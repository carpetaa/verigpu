==> flow/design.v <==
parameter float_exp_width = 8;
parameter float_mant_width = 23;
parameter float_width = float_exp_width + float_mant_width + 1;
task chunked_adder_task(
    input [adder_width - 1:0] a,
    input [adder_width - 1:0] b,
    output reg [adder_width - 1:0] out
);
    parameter adder_width = 32;
    parameter half_width = adder_width / 2;
    reg [half_width - 1:0] a1, a0;
    reg [half_width - 1:0] b1, b0;
    reg [half_width - 1:0] out0;
    reg [half_width - 1:0] out10, out11;
    reg [half_width - 1:0] out1;
    reg c0;
    reg [half_width - 1:0] b1out, b0out;   
    {a1, a0} = a;
    {b1, b0} = b;
    {c0, out0} = a0 + b0;
    out10 = a1 + b1;
    out11 = a1 + b1 + 1;
    out1 = c0 ? out11 : out10;
    out = {out1, out0};
endtask
task chunked_sub_task(
    input [adder_width - 1:0] a,
    input [adder_width - 1:0] b,
    output reg [adder_width - 1:0] out
);
    parameter adder_width = 32;
    parameter half_width = adder_width / 2;
    reg [half_width - 1:0] a1, a0;
    reg [half_width - 1:0] b1, b0;
    reg [half_width - 1:0] out0;
    reg [half_width - 1:0] out10, out11;
    reg [half_width - 1:0] out1;
    reg c0;
    reg [half_width - 1:0] b1out, b0out;   
    {a1, a0} = a;
    {b1, b0} = b;
    {c0, out0} = a0 - b0;
    out10 = a1 - b1;
    out11 = a1 - b1 - 1;
    out1 = c0 ? out11 : out10;
    out = {out1, out0};
endtask
parameter bits_per_cycle = 1;
parameter bits_per_cycle = 2;
parameter bits_per_cycle = 4;
parameter width = 32;
parameter num_regs = 32;
parameter data_width = 32;
parameter addr_width = 32;
parameter instr_width = 32;
parameter reg_sel_width = $clog2(num_regs);
parameter float_exp_width = 8;
parameter float_mant_width = 23;
parameter float_width = float_exp_width + float_mant_width + 1;
task chunked_add_task(
    input [adder_width - 1:0] a,
    input [adder_width - 1:0] b,
    output reg [adder_width - 1:0] out
);
    parameter adder_width = 32;
    parameter half_width = adder_width / 2;
    reg [half_width - 1:0] a1, a0;
    reg [half_width - 1:0] b1, b0;
    reg [half_width - 1:0] out0;
    reg [half_width - 1:0] out10, out11;
    reg [half_width - 1:0] out1;
    reg c0;
    reg [half_width - 1:0] b1out, b0out;   
    {a1, a0} = a;
    {b1, b0} = b;
    {c0, out0} = a0 + b0;
    out10 = a1 + b1;
    out11 = a1 + b1 + 1;
    out1 = c0 ? out11 : out10;
    out = {out1, out0};
endtask
task chunked_sub_task(
    input [adder_width - 1:0] a,
    input [adder_width - 1:0] b,
    output reg [adder_width - 1:0] out
);
    parameter adder_width = 32;
    parameter half_width = adder_width / 2;
    reg [half_width - 1:0] a1, a0;
    reg [half_width - 1:0] b1, b0;
    reg [half_width - 1:0] out0;
    reg [half_width - 1:0] out10, out11;
    reg [half_width - 1:0] out1;
    reg c0;
    reg [half_width - 1:0] b1out, b0out;   
    {a1, a0} = a;
    {b1, b0} = b;
    {c0, out0} = a0 - b0;
    out10 = a1 - b1;
    out11 = a1 - b1 - 1;
    out1 = c0 ? out11 : out10;
    out = {out1, out0};
endtask
parameter mem_simulated_delay = 5;
parameter memory_size = 16 * 1024 * 1024;
parameter mem_simulated_delay = 5;
parameter memory_size = 512;
parameter mem_simulated_delay = 5;
parameter memory_size = 16;
typedef enum bit[6:0] {
    STORE =    7'b0100011,
    OPIMM =    7'b0010011,
    LOAD =     7'b0000011,
    BRANCH =   7'b1100011,
    OP =       7'b0110011,
    LUI =      7'b0110111,
    MADD =     7'b1000011,
    LOADFP =   7'b0000111,
    STOREFP =  7'b0100111,
    MSUB =     7'b1000111,
    JALR =     7'b1100111,
    NMSUB =    7'b1001011,
    NMADD =    7'b1001111,
    OPFP =     7'b1010011,
    AUIPC =    7'b0010111,
    OP32 =     7'b0111011,
    OPIMM32 =  7'b0011011,
    JAL =      7'b1101111
} e_op;
typedef enum bit[2:0] {
    ADDI  = 3'b000,
    SLTI  = 3'b010,
    SLTIU = 3'b011,
    XORI  = 3'b100,
    ORI   = 3'b110,
    ANDI  = 3'b111,
    SLLI  = 3'b001,
    SRLI  = 3'b101
} e_funct_opimm;
typedef enum bit[2:0] {
    BEQ = 3'b000,
    BNE = 3'b001,
    BLT = 3'b100,
    BGE = 3'b101,
    BLTU = 3'b110,
    BGEU = 3'b111
} e_funct_branch;
typedef enum bit[9:0] {
    ADD =  10'b0000000000,
    SLT =  10'b0000000010,
    SLTU = 10'b0000000011,
    AND =  10'b0000000111,
    OR =   10'b0000000110,
    XOR =  10'b0000000100,
    SLL =  10'b0000000001,
    SRL =  10'b0000000101,
    SUB =  10'b0100000000,
    SRA =  10'b0100000101,
    MUL =    10'b0000001000,
    MULH =   10'b0000001001,
    MULHSU = 10'b0000001010,
    MULHU =  10'b0000001011,
    DIV =    10'b0000001100,
    DIVU =   10'b0000001101,
    REM =    10'b0000001110,
    REMU =   10'b0000001111
} e_funct_op;
typedef enum bit[4:0] {
    FADD =  5'b00000,
    FSUB =  5'b00001,
    FMUL =  5'b00010,
    FDIV =  5'b00011,
    FSQRT = 5'b01011
} e_funct5_float;
`default_nettype none
module float_add_pipeline(
    input                         clk,
    input                         rst,
    input                         req,
    input [float_width - 1:0]     a,
    input [float_width - 1:0]     b,
    output reg [float_width -1:0] out,
    output reg                      ack
);
    reg                             a_sign;
    reg [float_exp_width - 1:0]     a_exp;
    reg [float_mant_width + 2:0]    a_mant;  
    reg                             b_sign;
    reg [float_exp_width - 1:0]     b_exp;
    reg [float_mant_width + 2:0]    b_mant;
    reg [float_exp_width - 1:0]     new_exp;
    reg [float_mant_width + 2:0]    new_mant;
    reg [float_exp_width - 1:0]     exp_diff;
    reg [float_mant_width + 2:0]    new_mant_lookup[float_mant_width];
    reg [$clog2(float_mant_width) - 1:0]
                                    norm_shift;
    reg                             new_sign;
    reg [float_width -1:0]          n_out;
    reg                             n_ack;
    reg                             n_a_sign;
    reg [float_exp_width - 1:0]     n_a_exp;
    reg [float_mant_width + 2:0]    n_a_mant;  
    reg                             n_b_sign;
    reg [float_exp_width - 1:0]     n_b_exp;
    reg [float_mant_width + 2:0]    n_b_mant;
    reg [float_exp_width - 1:0]     n_new_exp;
    reg [float_mant_width + 2:0]    n_new_mant;
    reg                             n_new_sign;
    typedef enum bit[1:0] {
        IDLE,
        S1,
        S2
    } e_state;
    reg [1:0] state;
    reg [1:0] n_state;
    always @(state, req) begin
        n_state = state;
        n_a_sign = a_sign;
        n_a_exp = a_exp;
        n_a_mant = a_mant;
        n_b_sign = b_sign;
        n_b_exp = b_exp;
        n_b_mant = b_mant;
        n_new_exp = new_exp;
        n_new_mant = new_mant;
        n_new_sign = new_sign;
        n_out = '0;
        n_ack = 0;
        for(int shift = 0; shift < float_mant_width; shift++) begin
            new_mant_lookup[shift] = 0;
        end
        begin end;
        case(state)
            IDLE: begin
                begin end;
                if(req) begin
                    begin end;
                    begin end;
                    n_a_mant[float_mant_width + 2:float_mant_width] = 3'b001;
                    {n_a_sign, n_a_exp, n_a_mant[float_mant_width - 1:0]} = a;
                    n_b_mant[float_mant_width + 2:float_mant_width] = 3'b001;
                    {n_b_sign, n_b_exp, n_b_mant[float_mant_width - 1:0]} = b;
                    if(n_a_exp > n_b_exp) begin
                        n_new_exp = n_a_exp;
                        exp_diff = n_a_exp - n_b_exp;
                        n_b_mant = n_b_mant >> exp_diff;
                    end else begin
                        n_new_exp = n_b_exp;
                        exp_diff = n_b_exp - n_a_exp;
                        n_a_mant = n_a_mant >> exp_diff;
                    end
                    n_state = S1;
                end
            end
            S1: begin
                begin end;
                begin end;
                if(n_a_sign != n_b_sign) begin
                    begin end;
                    begin end;
                    if(n_a_mant > n_b_mant) begin
                        n_new_mant = n_a_mant - n_b_mant;
                        n_new_sign = n_a_sign;
                    end else begin
                        n_new_mant = n_b_mant - n_a_mant;
                        n_new_sign = n_b_sign;
                    end
                end else begin
                    n_new_sign = n_a_sign;
                    n_new_mant = n_a_mant + n_b_mant;
                end
                n_state = S2;
            end
            S2: begin
                begin end;
                if(n_new_mant[float_mant_width + 1] == 1) begin
                    n_new_mant[float_mant_width + 1:0] = n_new_mant[float_mant_width + 1:0] >> 1;
                    n_new_exp = n_new_exp + 1;
                end
                norm_shift = 0;
                begin end;
                if(|n_new_mant == 0) begin
                    n_new_exp = '0;
                    n_new_sign = 0;
                end else begin
                    for(int shift_int = float_mant_width - 1; shift_int >= 0; shift_int--) begin
                        reg [$clog2(float_mant_width) - 1:0] shift;
                        shift = shift_int[$clog2(float_mant_width) - 1:0];
                        begin end;
                        if(n_new_mant[float_mant_width - shift] == 1) begin
                            norm_shift = shift;
                            new_mant_lookup[shift] = n_new_mant << shift;
                        end
                    end
                    n_new_mant = new_mant_lookup[norm_shift];
                    n_new_exp = n_new_exp - { {float_exp_width - $clog2(float_mant_width) {1'b0}}, norm_shift };
                end
                n_out = {n_new_sign, n_new_exp, n_new_mant[float_mant_width - 1:0]};
                n_ack = 1;
                n_state = IDLE;
            end
            default: begin
            end
        endcase
    end
    always @(posedge clk, negedge rst) begin
        if(~rst) begin
            state <= IDLE;
            out <= 0;
            ack <= 0;
            a_sign <= 0;
            a_exp <= '0;
            a_mant <= '0;
            b_sign <= 0;
            b_exp <= '0;
            b_mant <= '0;
            new_exp <= '0;
            new_mant <= '0;
            new_sign <= '0;
        end else begin
            out <= n_out;
            ack <= n_ack;
            state <= n_state;
            a_sign <= n_a_sign;
            a_exp <= n_a_exp;
            a_mant <= n_a_mant;
            b_sign <= n_b_sign;
            b_exp <= n_b_exp;
            b_mant <= n_b_mant;
            new_exp <= n_new_exp;
            new_mant <= n_new_mant;
            new_sign <= n_new_sign;
        end
    end
endmodule
From RTL to reports: float_add_pipeline
What the tools print for float_add_pipeline, step after step.
Line numbers count from 1 in the design file above.
A cell with n/a has no value.
- top module: float_add_pipeline
- clock input: clk
- library: sky130hd
- corner: tt_025C_1v80

After elaboration
Yosys after proc, flatten, opt, wreduce and memory -nomap, before mapping. Print and check cells are not counted. Equal cells are merged and count once.
- output and inout bits: 33
- cells after elaboration: 129
- register bits after elaboration at 124
- noted eq/ne operators: 28
- noted magnitude comparators: 2
- noted add/subtract/negate cells: 7
- shifts and indexed selects: 2
- reductions and logical operators: 11
- mux-type cells at 68
- operators by type and width (cell ; count):
    26-bit 2-to-1 mux ; 28
    26-bit case mux with 23-bit select ; 1
    5-bit 2-to-1 mux ; 23
    24-bit by 8-bit >> shifter with 26-bit output ; 2
    26-bit subtractor ; 2
    26-bit case mux with 2-bit select ; 1
    5-bit by 4-bit equality test with 1-bit output with constant B ; 8
    8-bit 2-to-1 mux ; 5
    5-bit equality test with constant B ; 7
    32-bit logical NOT ; 1
    32-bit 2-to-1 mux ; 1
    26-bit adder ; 1
    26-bit greater-than comparator ; 1
    26-bit OR reduction ; 1
    24-bit 2-to-1 mux ; 1
    5-bit by 3-bit equality test with 1-bit output with constant B ; 4
    8-bit subtractor ; 2
    8-bit case mux with 2-bit select ; 1
    5-bit by 2-bit equality test with 1-bit output with constant B ; 2
    8-bit by 1-bit adder with 8-bit output with constant B ; 1
    8-bit by 5-bit subtractor with 8-bit output ; 1
    8-bit greater-than comparator ; 1
    2-bit AND reduction ; 3
    2-bit case mux with 3-bit select ; 1
    5-bit by 1-bit equality test with 1-bit output with constant B ; 1
    5-bit logical NOT ; 1
    2-bit inequality test with constant B ; 2
    2-bit nonzero test ; 2
Not listed: further kinds 10, cells in them 13.

Depth
Longest topological path by Yosys (ltp), each cell counted once; first at word level (registers and memories cut), then after technology mapping (sequential cells cut; the memories' decode and read muxes count).
- noted depth in word-level cells: 28
- noted ABC_AREA: 0
- gate-level depth with buffers at 23

Synthesis result
Source: synth_stat.txt of the flow (Yosys; design flattened, memories mapped). It holds for the ABC_AREA given above (unset counts as 0); a run with the other value may have another netlist.
- cell types (cell ; count):
    sky130_fd_sc_hd__dfrtp_1 ; 120
    sky130_fd_sc_hd__ha_1 ; 93
    sky130_fd_sc_hd__a21oi_1 ; 177
    sky130_fd_sc_hd__nand2_1 ; 183
    sky130_fd_sc_hd__mux2i_1 ; 67
    sky130_fd_sc_hd__o21ai_0 ; 107
    sky130_fd_sc_hd__nor2_1 ; 127
    sky130_fd_sc_hd__inv_1 ; 105
    sky130_fd_sc_hd__clkbuf_1 ; 87
    sky130_fd_sc_hd__o22ai_1 ; 50
    sky130_fd_sc_hd__mux4_2 ; 13
    sky130_fd_sc_hd__a21o_1 ; 36
    sky130_fd_sc_hd__a31oi_1 ; 41
    sky130_fd_sc_hd__xnor2_1 ; 28
    sky130_fd_sc_hd__mux4_1 ; 9
    sky130_fd_sc_hd__nor3_1 ; 45
    sky130_fd_sc_hd__o221ai_1 ; 24
    sky130_fd_sc_hd__nand3_1 ; 41
Other cell types: 81; their cells: 473.
- noted area of sequential cells: 0.0030292 mm^2
- noted cell area after synthesis: 0.0141286 mm^2
- mapped cells: 1826
- flip-flop cells: 121

Timing after synthesis
Source: OpenSTA report_checks on the synthesized netlist (no wires, ideal clock, input and output delay 20% of the period each), path of least setup slack; recovery checks are left aside. Register names are those of the netlist, which keeps one name where synthesis merged equal registers.
- kind: reg2reg
- start point: reg new_mant[24]
- end point: reg new_exp[7]
- delay of the path at 4.078 ns
- noted period: 4.02 ns
- noted launch time at the first pin: 0.000 ns
- slack at -0.058 ns
- driving pins on the path at 20
- data arrival time: 3.941 ns
- synthesis period reached: 4.078 ns
"delay of the path" = arrival - input delay + setup time.
"driving pins on the path": output pins that drive a net of the path, with the launching flip-flop's if there is one; two outputs of one cell count as two.
"synthesis period reached" is the clock period less the worst setup slack; recovery checks do not enter. This is arithmetic on one report: input and output delays are still those of the set period (20% each).
The rows between start and end are the longest chain of elaborated cells between them; the timing report does not say that the signal goes this way. Where chains are equally long, one stands for them.
Each line given opens the expression or statement behind the cell; cells for indexed reads and writes are added by Yosys, which also makes memories of some case tables.
- cell sequence: sky130_fd_sc_hd__dfrtp_1 > sky130_fd_sc_hd__buf_2 > sky130_fd_sc_hd__buf_2 > sky130_fd_sc_hd__buf_2 > sky130_fd_sc_hd__buf_2 > sky130_fd_sc_hd__buf_1 > sky130_fd_sc_hd__clkbuf_1 > sky130_fd_sc_hd__mux2_2 > sky130_fd_sc_hd__ha_1 > sky130_fd_sc_hd__nor2b_1 > sky130_fd_sc_hd__o21ai_0 > sky130_fd_sc_hd__nand2b_1 > sky130_fd_sc_hd__a21o_1 > sky130_fd_sc_hd__a21o_1 > sky130_fd_sc_hd__mux2_2 > sky130_fd_sc_hd__a31oi_1 > sky130_fd_sc_hd__xor2_1 > sky130_fd_sc_hd__nor2_1 > sky130_fd_sc_hd__nor2_1 > sky130_fd_sc_hd__a21oi_1
- length of the longest elaborated chain at 27
- RTL lines, path after synthesis (what ; line ; RTL):
    from (decl) ; 192 ; reg [float_mant_width + 2:0]    new_mant;
    from (assign) ; 318 ; new_mant <= '0;
    from (assign) ; 331 ; new_mant <= n_new_mant;
    24-bit 2-to-1 mux ; 276 ; if(n_new_mant[float_mant_width + 1] == 1) begin
    5-bit 2-to-1 mux (23 in a row) ; 290 ; if(n_new_mant[float_mant_width - shift] == 1) begin
    8-bit by 5-bit subtractor with 8-bit output ; 296 ; n_new_exp = n_new_exp - { {float_exp_width - $clog2(float_mant_width) {1'b0}}, norm_shift };
    8-bit 2-to-1 mux ; 282 ; if(|n_new_mant == 0) begin
    8-bit case mux with 2-bit select ; 233 ; case(state)
    to (assign) ; 317 ; new_exp <= '0;
    to (assign) ; 330 ; new_exp <= n_new_exp;
    to (decl) ; 191 ; reg [float_exp_width - 1:0]     new_exp;
Some nets on the timed path still bear RTL names; the line given drives or declares the net.
- nets with RTL names, path after synthesis (signal ; line):
    n_out[30] ; 233

Timing after layout
Path of least setup slack in the final report of run 2 (OpenROAD, finished layout, wires in). Where an end is a register, its clock arrival counts in the times.
- kind: in2reg
- start point: in a[23]
- end point: reg b_mant[11]
- slack at 0.95 ns
- noted period: 6.05 ns
- data arrival time: 5.41 ns
- input delay: 1.21 ns
- driving pins on the path at 15
- noted launch time at the first pin: 1.21 ns
The rows between start and end are the longest chain of elaborated cells between them; the timing report does not say that the signal goes this way. Where chains are equally long, one stands for them.
- cell sequence: sky130_fd_sc_hd__clkdlybuf4s50_1 > sky130_fd_sc_hd__inv_1 > sky130_fd_sc_hd__ha_1 > sky130_fd_sc_hd__fa_1 > sky130_fd_sc_hd__nor2b_4 > sky130_fd_sc_hd__o211ai_1 > sky130_fd_sc_hd__a211oi_2 > sky130_fd_sc_hd__or2_4 > sky130_fd_sc_hd__mux4_1 > sky130_fd_sc_hd__mux2i_1 > sky130_fd_sc_hd__nor2_1 > sky130_fd_sc_hd__o21ai_1 > sky130_fd_sc_hd__nor3_1 > sky130_fd_sc_hd__a2111oi_1 > sky130_fd_sc_hd__a21oi_1
- length of the longest elaborated chain at 3
- RTL lines, path after layout (what ; line ; RTL):
    from (decl) ; 180 ; input [float_width - 1:0]     a,
    8-bit subtractor ; 245 ; exp_diff = n_a_exp - n_b_exp;
    24-bit by 8-bit >> shifter with 26-bit output ; 246 ; n_b_mant = n_b_mant >> exp_diff;
    26-bit 2-to-1 mux ; 243 ; if(n_a_exp > n_b_exp) begin
    to (assign) ; 316 ; b_mant <= '0;
    to (assign) ; 329 ; b_mant <= n_b_mant;
    to (decl) ; 190 ; reg [float_mant_width + 2:0]    b_mant;

Data sheet: physical implementation of float_add_pipeline

Settings and measured results of 2 stored flow runs for module float_add_pipeline (sky130hd), not sorted in any way. The constraints put input and output delay at 20% of the set period each and load the outputs with 0.01 pF.
"period reached": clock period set for the run, less the worst setup slack. It is reckoned from that one timing run; input and output delays stay at 20% of the period that was set.
By "time on the worst setup path" is meant the share of the clock period that the worst setup path is allowed (20% is reserved at inputs, 20% at outputs), minus its slack. Clock arrival times at its registers enter into it.
By "power" is meant OpenSTA's value without simulated activity: inputs other than the clock are taken to toggle once in ten clock periods, and the tool carries that through the logic.

Run 1

==> flow/run.sh <==
#!/bin/bash
# the make line also repeats the synthesis and layout settings of config.mk as NAME=value (left out here)
make -C /OpenROAD-flow-scripts/flow DESIGN_CONFIG=/design/flow/config.mk WORK_HOME=/design/flow/orfs CLKGATE_MAP_FILE= finish
==> flow/config.mk <==
export PLATFORM = sky130hd
export DESIGN_NAME = float_add_pipeline
export DESIGN_NICKNAME = float_add_pipeline
export VERILOG_FILES = /design/flow/design.v
export SDC_FILE = /design/flow/constraint.sdc
export NUM_CORES = 4
export LEC_CHECK = 0
export ABC_AREA = 1
export CAP_MARGIN = 20
export CELL_PAD_IN_SITES_DETAIL_PLACEMENT = 0
export CORE_ASPECT_RATIO = 0.51
export CORE_MARGIN = 2
export CORE_UTILIZATION = 61
export CTS_CLUSTER_DIAMETER = 140
export CTS_CLUSTER_SIZE = 24
export GPL_ROUTABILITY_DRIVEN = 0
export PLACE_DENSITY = 0.43
export SETUP_SLACK_MARGIN = 0.4
export SLEW_MARGIN = 35
==> flow/constraint.sdc <==
create_clock -name core_clock -period 3.7 [get_ports {clk}]
set_input_delay 0.7400 -clock core_clock [delete_from_list [all_inputs] [get_ports {clk}]]
set_output_delay 0.7400 -clock core_clock [all_outputs]
set_load 0.01 [all_outputs]

Run 1: no results, routing failed with ODB-0269.

Run 2

==> flow/run.sh <==
#!/bin/bash
# the make line also repeats the synthesis and layout settings of config.mk as NAME=value (left out here)
make -C /OpenROAD-flow-scripts/flow DESIGN_CONFIG=/design/flow/config.mk WORK_HOME=/design/flow/orfs CLKGATE_MAP_FILE= finish
==> flow/config.mk <==
export PLATFORM = sky130hd
export DESIGN_NAME = float_add_pipeline
export DESIGN_NICKNAME = float_add_pipeline
export VERILOG_FILES = /design/flow/design.v
export SDC_FILE = /design/flow/constraint.sdc
export NUM_CORES = 4
export LEC_CHECK = 0
export CAP_MARGIN = 10
export CELL_PAD_IN_SITES_DETAIL_PLACEMENT = 1
export CORE_MARGIN = 2
export CORE_UTILIZATION = 43
export CTS_CLUSTER_DIAMETER = 83
export SETUP_SLACK_MARGIN = 0.67
export SLEW_MARGIN = 20
==> flow/constraint.sdc <==
create_clock -name core_clock -period 6.05 [get_ports {clk}]
set_input_delay 1.2100 -clock core_clock [delete_from_list [all_inputs] [get_ports {clk}]]
set_output_delay 1.2100 -clock core_clock [all_outputs]
set_load 0.01 [all_outputs]

Measured in run 2:
- noted the smallest setup slack: 0.949 ns
- noted the synthesis area: 0.0141286 mm^2
- noted the area of the die: 0.0343231 mm^2
- noted the power: 0.008694 W
- noted the total negative slack: 0.000 ns
- standard-cell area after routing at 0.0161042 mm^2
- time on the worst setup path: 3.89 ns
- type of the worst setup path: in2reg
- worst hold slack in the final report: 0.504 ns
- utilization in the final report: 49.6%
- noted the period reached: 5.101 ns
